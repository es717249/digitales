==> flow/design.v <==
module ALU
#(
	parameter WORD_LENGTH =3
)
(
	input [WORD_LENGTH-1:0] dataA,
	input [WORD_LENGTH-1:0] dataB,
	input [4:0] control,
	output [WORD_LENGTH-1:0]carry,
	output [WORD_LENGTH-1:0] dataC  
);
reg [WORD_LENGTH:0]result_reg; 				 
reg [WORD_LENGTH-1:0]carry_reg=0; 									 
reg [WORD_LENGTH:0]mask= 1<< WORD_LENGTH;  
reg [WORD_LENGTH:0]compl_B;
always@(*)begin 
	compl_B=(~dataB)+1; 	
	case(control)
		5'b00000:    
		begin
			result_reg= dataA+dataB; 	
			carry_reg=(result_reg & mask)?1:0;			 				
		end			
		5'b00001:  
		begin						
			if(dataA > dataB)
			begin				
				result_reg = dataA-dataB;				
				carry_reg=(result_reg & mask)?1:0; 
			end
			else  
			begin								
				carry_reg=((dataA+compl_B) & mask)?1:0;
				result_reg  =(~(dataA+compl_B))+1;
			end			
		end
		5'b00010:  
		begin
			result_reg=dataA * dataB;
			carry_reg=0;
		end
		5'b00011:   
		begin
			result_reg=~dataA;
			carry_reg=0;
		end
		5'b00100: 
		begin
			result_reg=(~dataA)+1;
			carry_reg=0;
		end 	
		5'b00101:  
		begin
			result_reg=(dataA & dataB);
			carry_reg=0;
		end
		5'b00110:  
		begin
			result_reg=(dataA | dataB);
			carry_reg=0;
		end
		5'b00111:  
		begin
			result_reg=(dataA ^ dataB);
			carry_reg=0;
		end		
		5'b01000:  
		begin
			if(control[4]==1'b1)  
			begin
				result_reg= dataA << dataB;
			end
			else begin
				result_reg= dataA >> dataB;
			end
			carry_reg=0;
		end		
		default:
		begin 
			result_reg=	1'd0;
			carry_reg=	1'd0;			
		end
	endcase
end
assign dataC = result_reg;
assign carry = carry_reg;
endmodule
module Calculadora
#(
	parameter WORD_LENGTH =6
)
(
	input clk,
	input reset,
	input enable,
	input reset_sync,
	input [WORD_LENGTH-1:0] dataA,
	input [WORD_LENGTH-1:0] dataB,
	input [4:0] control,
	output [WORD_LENGTH-1:0]carry,
	output [WORD_LENGTH-1:0] dataC  
);
wire [4:0] control_to_ALU_wire;
wire [WORD_LENGTH-1:0] dataA_to_ALU_wire;
wire [WORD_LENGTH-1:0] dataB_to_ALU_wire;
wire [2:0] regcontrol;
wire [WORD_LENGTH-1:0] result_to_ResultRegister; 
wire [WORD_LENGTH-1:0] register_to_outputResult;
wire [WORD_LENGTH-1:0] carry_to_CarryRegister;
wire [WORD_LENGTH-1:0] register_to_Carry;
Register 
#(
	.WORD_LENGTH(WORD_LENGTH)
)
Rx_controlSig
(
	.clk(clk),
	.reset(reset),
	.enable(enable),
	.reset_sync(reset_sync),
	.Data_Input(control),
	.Data_Output(control_to_ALU_wire)
);
Register 
#(
	.WORD_LENGTH(WORD_LENGTH)
)
Rx_dataA
(
	.clk(clk),
	.reset(reset),
	.enable(enable),
	.reset_sync(reset_sync),
	.Data_Input(dataA),
	.Data_Output(dataA_to_ALU_wire)
);
Register 
#(
	.WORD_LENGTH(WORD_LENGTH)
)
Rx_dataB
(
	.clk(clk),
	.reset(reset),
	.enable(enable),
	.reset_sync(reset_sync),
	.Data_Input(dataB),
	.Data_Output(dataB_to_ALU_wire)
);
ALU
#(
	.WORD_LENGTH(WORD_LENGTH)
)
ALU_calculadora
(
	.dataA(dataA_to_ALU_wire),
	.dataB(dataB_to_ALU_wire),
	.control(control_to_ALU_wire),
	.carry(carry_to_CarryRegister),
	.dataC(result_to_ResultRegister)
);
Register 
#(
	.WORD_LENGTH(WORD_LENGTH)
)
Store_carry_ALU
(
	.clk(clk),
	.reset(reset),
	.enable(enable),
	.reset_sync(reset_sync),
	.Data_Input(carry_to_CarryRegister),
	.Data_Output(register_to_Carry)
);
Register 
#(
	.WORD_LENGTH(WORD_LENGTH)
)
Store_result_ALU
(
	.clk(clk),
	.reset(reset),
	.enable(enable),
	.reset_sync(reset_sync),
	.Data_Input(result_to_ResultRegister),
	.Data_Output(register_to_outputResult)
);
assign dataC=register_to_outputResult;
assign carry=register_to_Carry;
endmodule
 module Register
#(
	parameter WORD_LENGTH = 4
)
(
	input clk,
	input reset,
	input enable,
	input reset_sync,
	input [WORD_LENGTH-1 : 0] Data_Input,
	output [WORD_LENGTH-1 : 0] Data_Output
);
reg  [WORD_LENGTH-1 : 0] Data_reg;
always@(negedge clk or negedge reset ) begin
	if(reset == 1'b0) 
		Data_reg <= 0;
	else begin
		if(enable==1'b1) begin
			if(reset_sync==1'b1)
				Data_reg <= Data_Input;
			else 
				Data_reg <= 0;
		end
	end
end
assign Data_Output = Data_reg;
endmodule
## Tool chain data of Calculadora

The steps from the RTL of Calculadora to its reports follow in flow order.
Lines are those of the file above, counted from 1.
Operators carry their Yosys type and port widths (W data, S select, Z words).
Not given: -

| inputs | value |
|---|---|
| top module | Calculadora |
| clock | clk |
| cell library | sky130hd |
| timing corner | tt_025C_1v80 |

## Elaborated design

Yosys after proc, flatten, opt, wreduce and memory -nomap, before mapping. Enables and synchronous resets that opt folds into registers are not counted as muxes. Memory bits, and registers merged into a memory's read port (data or address), are not among the register bits. Print and check cells are not counted.

| operators by class | value |
|---|---|
| reductions and logical operators | 1 |
| bitwise gates (word level) | 7 |
| multipliers | 1 |
| shift-type cells | 2 |
| muxes and demuxes | 13 |
| $add $sub $neg | 7 |
| equal/unequal tests | 8 |
| order comparisons | 1 |

Operators by type and width:

| operator | number |
|---|---|
| $pmux W6 S9 | 1 |
| $mux W6 | 7 |
| $mul A6 B6 Y6 | 1 |
| $eq A5 B3 Y1 const B | 4 |
| $not A6 Y6 | 3 |
| $add A6 B1 Y6 const B | 2 |
| $pmux W6 S2 | 1 |
| $eq A5 B2 Y1 const B | 2 |
| $add A6 B6 Y7 | 1 |
| $sub A6 B6 Y7 | 1 |
| $add A6 B7 Y7 | 1 |
| $not A6 Y7 | 1 |
| $add A7 B1 Y7 const B | 1 |
| $add A6 B6 Y6 | 1 |
| $gt A6 B6 Y1 | 1 |
| $and A6 B6 Y6 | 1 |
| $or A6 B6 Y6 | 1 |
| $xor A6 B6 Y6 | 1 |
| $shl A6 B6 Y6 | 1 |
| $shr A6 B6 Y6 | 1 |
| $eq A5 B1 Y1 const B | 1 |
| $eq A5 B4 Y1 const B | 1 |
| $logic_not A5 Y1 | 1 |
| $mux W5 | 1 |
| $mux W1 | 3 |

| word-level totals | value |
|---|---|
| output and inout bits | 12 |
| word-level cells | 45 |
| flip-flop bits (word level) | 29 |
| input port bits | 21 |

## Longest topological paths

Depth = most cells in a row (Yosys ltp): at word level without a register or memory, in the mapped netlist without a sequential cell, where the memories' decode and read muxes count.

| depth | value |
|---|---|
| depth in word-level cells | 8 |
| ABC_AREA | 0 |
| depth in mapped cells | 15 |
| gate-level depth less buffers | 14 |

## Synthesis result

The flow's flattened synthesis, as Yosys stat reports it; memories are mapped. The netlist is that of the ABC_AREA named above (0 if unset); the other value can give another one.

| mapped netlist | value |
|---|---|
| synthesis area | 3037.9 um^2 |
| buffer cells | 24 |
| area of sequential cells | 600.6 um^2 |
| flip-flops | 24 |
| standard cells after synthesis | 367 |

Cells by type:

| type | number | area in all (um^2) |
|---|---|---|
| sky130_fd_sc_hd__dfrtn_1 | 24 | 600.576 |
| sky130_fd_sc_hd__ha_1 | 33 | 412.896 |
| sky130_fd_sc_hd__fa_1 | 8 | 160.154 |
| sky130_fd_sc_hd__inv_1 | 38 | 142.637 |
| sky130_fd_sc_hd__nand3_1 | 27 | 135.13 |
| sky130_fd_sc_hd__xnor2_1 | 15 | 131.376 |
| sky130_fd_sc_hd__o21ai_0 | 26 | 130.125 |
| sky130_fd_sc_hd__nand2_1 | 29 | 108.854 |
| sky130_fd_sc_hd__nor2_1 | 20 | 75.072 |
| sky130_fd_sc_hd__a21oi_1 | 14 | 70.067 |
| sky130_fd_sc_hd__mux2i_1 | 7 | 70.067 |
| sky130_fd_sc_hd__xnor3_1 | 3 | 67.565 |
| sky130_fd_sc_hd__clkbuf_1 | 15 | 56.304 |
| sky130_fd_sc_hd__buf_4 | 7 | 52.55 |
| sky130_fd_sc_hd__a211oi_1 | 5 | 37.536 |
| sky130_fd_sc_hd__and2_1 | 6 | 37.536 |
| sky130_fd_sc_hd__o2bb2ai_1 | 4 | 35.034 |
| sky130_fd_sc_hd__xor2_1 | 4 | 35.034 |

Not listed: further types 49, cells in them 82.
By module: a second synthesis without flattening, with its own total; a netlist apart from the flattened one above.

| unflattened totals | value |
|---|---|
| cells (unflattened synthesis) | 434 |
| area (unflattened synthesis) | 3464.6 um^2 |

Rows give one instance, submodules left out.

By module:

| module | times used | area (um^2) | cells |
|---|---|---|---|
| ALU (WORD_LENGTH=6) | 1 | 2259.7 | 308 |
| Register (WORD_LENGTH=6) | 5 | 240.2 | 25 |
| Calculadora | 1 | 3.8 | 1 |

Record of 2 stored runs of the RTL-to-layout flow on Calculadora, platform sky130hd. The runs are unordered. Constraints: input delay and output delay 20% of the set period each, output load 0.01 pF.
"total power of the final layout": no workload was simulated; the value follows from the tool's default switching activity.

#### Stored run 1

| setting | value |
|---|---|
| period_ns | `8.17` |
| CORE_UTILIZATION | `16` |
| PLACE_DENSITY_LB_ADDON | `0.29` |
| HOLD_SLACK_MARGIN | `-0.06` |
| CORE_MARGIN | `10` |
| CELL_PAD_IN_SITES_DETAIL_PLACEMENT | `0` |
| GPL_TIMING_DRIVEN | `0` |
| GPL_ROUTABILITY_DRIVEN | `0` |
| MAX_ROUTING_LAYER | `met5` |
| CAP_MARGIN | `20` |
| SLEW_MARGIN | `20` |

| result | value |
|---|---|
| synthesis area | 3037.9 um^2 |
| full die area | 24899.3 um^2 |
| standard-cell area after layout | 3712.3 um^2 |
| worst setup slack after layout | 0.389 ns |
| worst hold slack in the final report | 0.449 ns |
| total power of the final layout | 0.0005461 W |

#### Stored run 2

| setting | value |
|---|---|
| period_ns | `5.16` |
| CORE_UTILIZATION | `70` |
| PLACE_DENSITY_LB_ADDON | `0.14` |
| CELL_PAD_IN_SITES_DETAIL_PLACEMENT | `2` |
| ABC_AREA | `1` |
| CTS_CLUSTER_SIZE | `50` |
| SLEW_MARGIN | `30` |
| MIN_ROUTING_LAYER | `met2` |
| CAP_MARGIN | `20` |
| CORE_MARGIN | `2` |

No results, placement failed with DPL-0033.
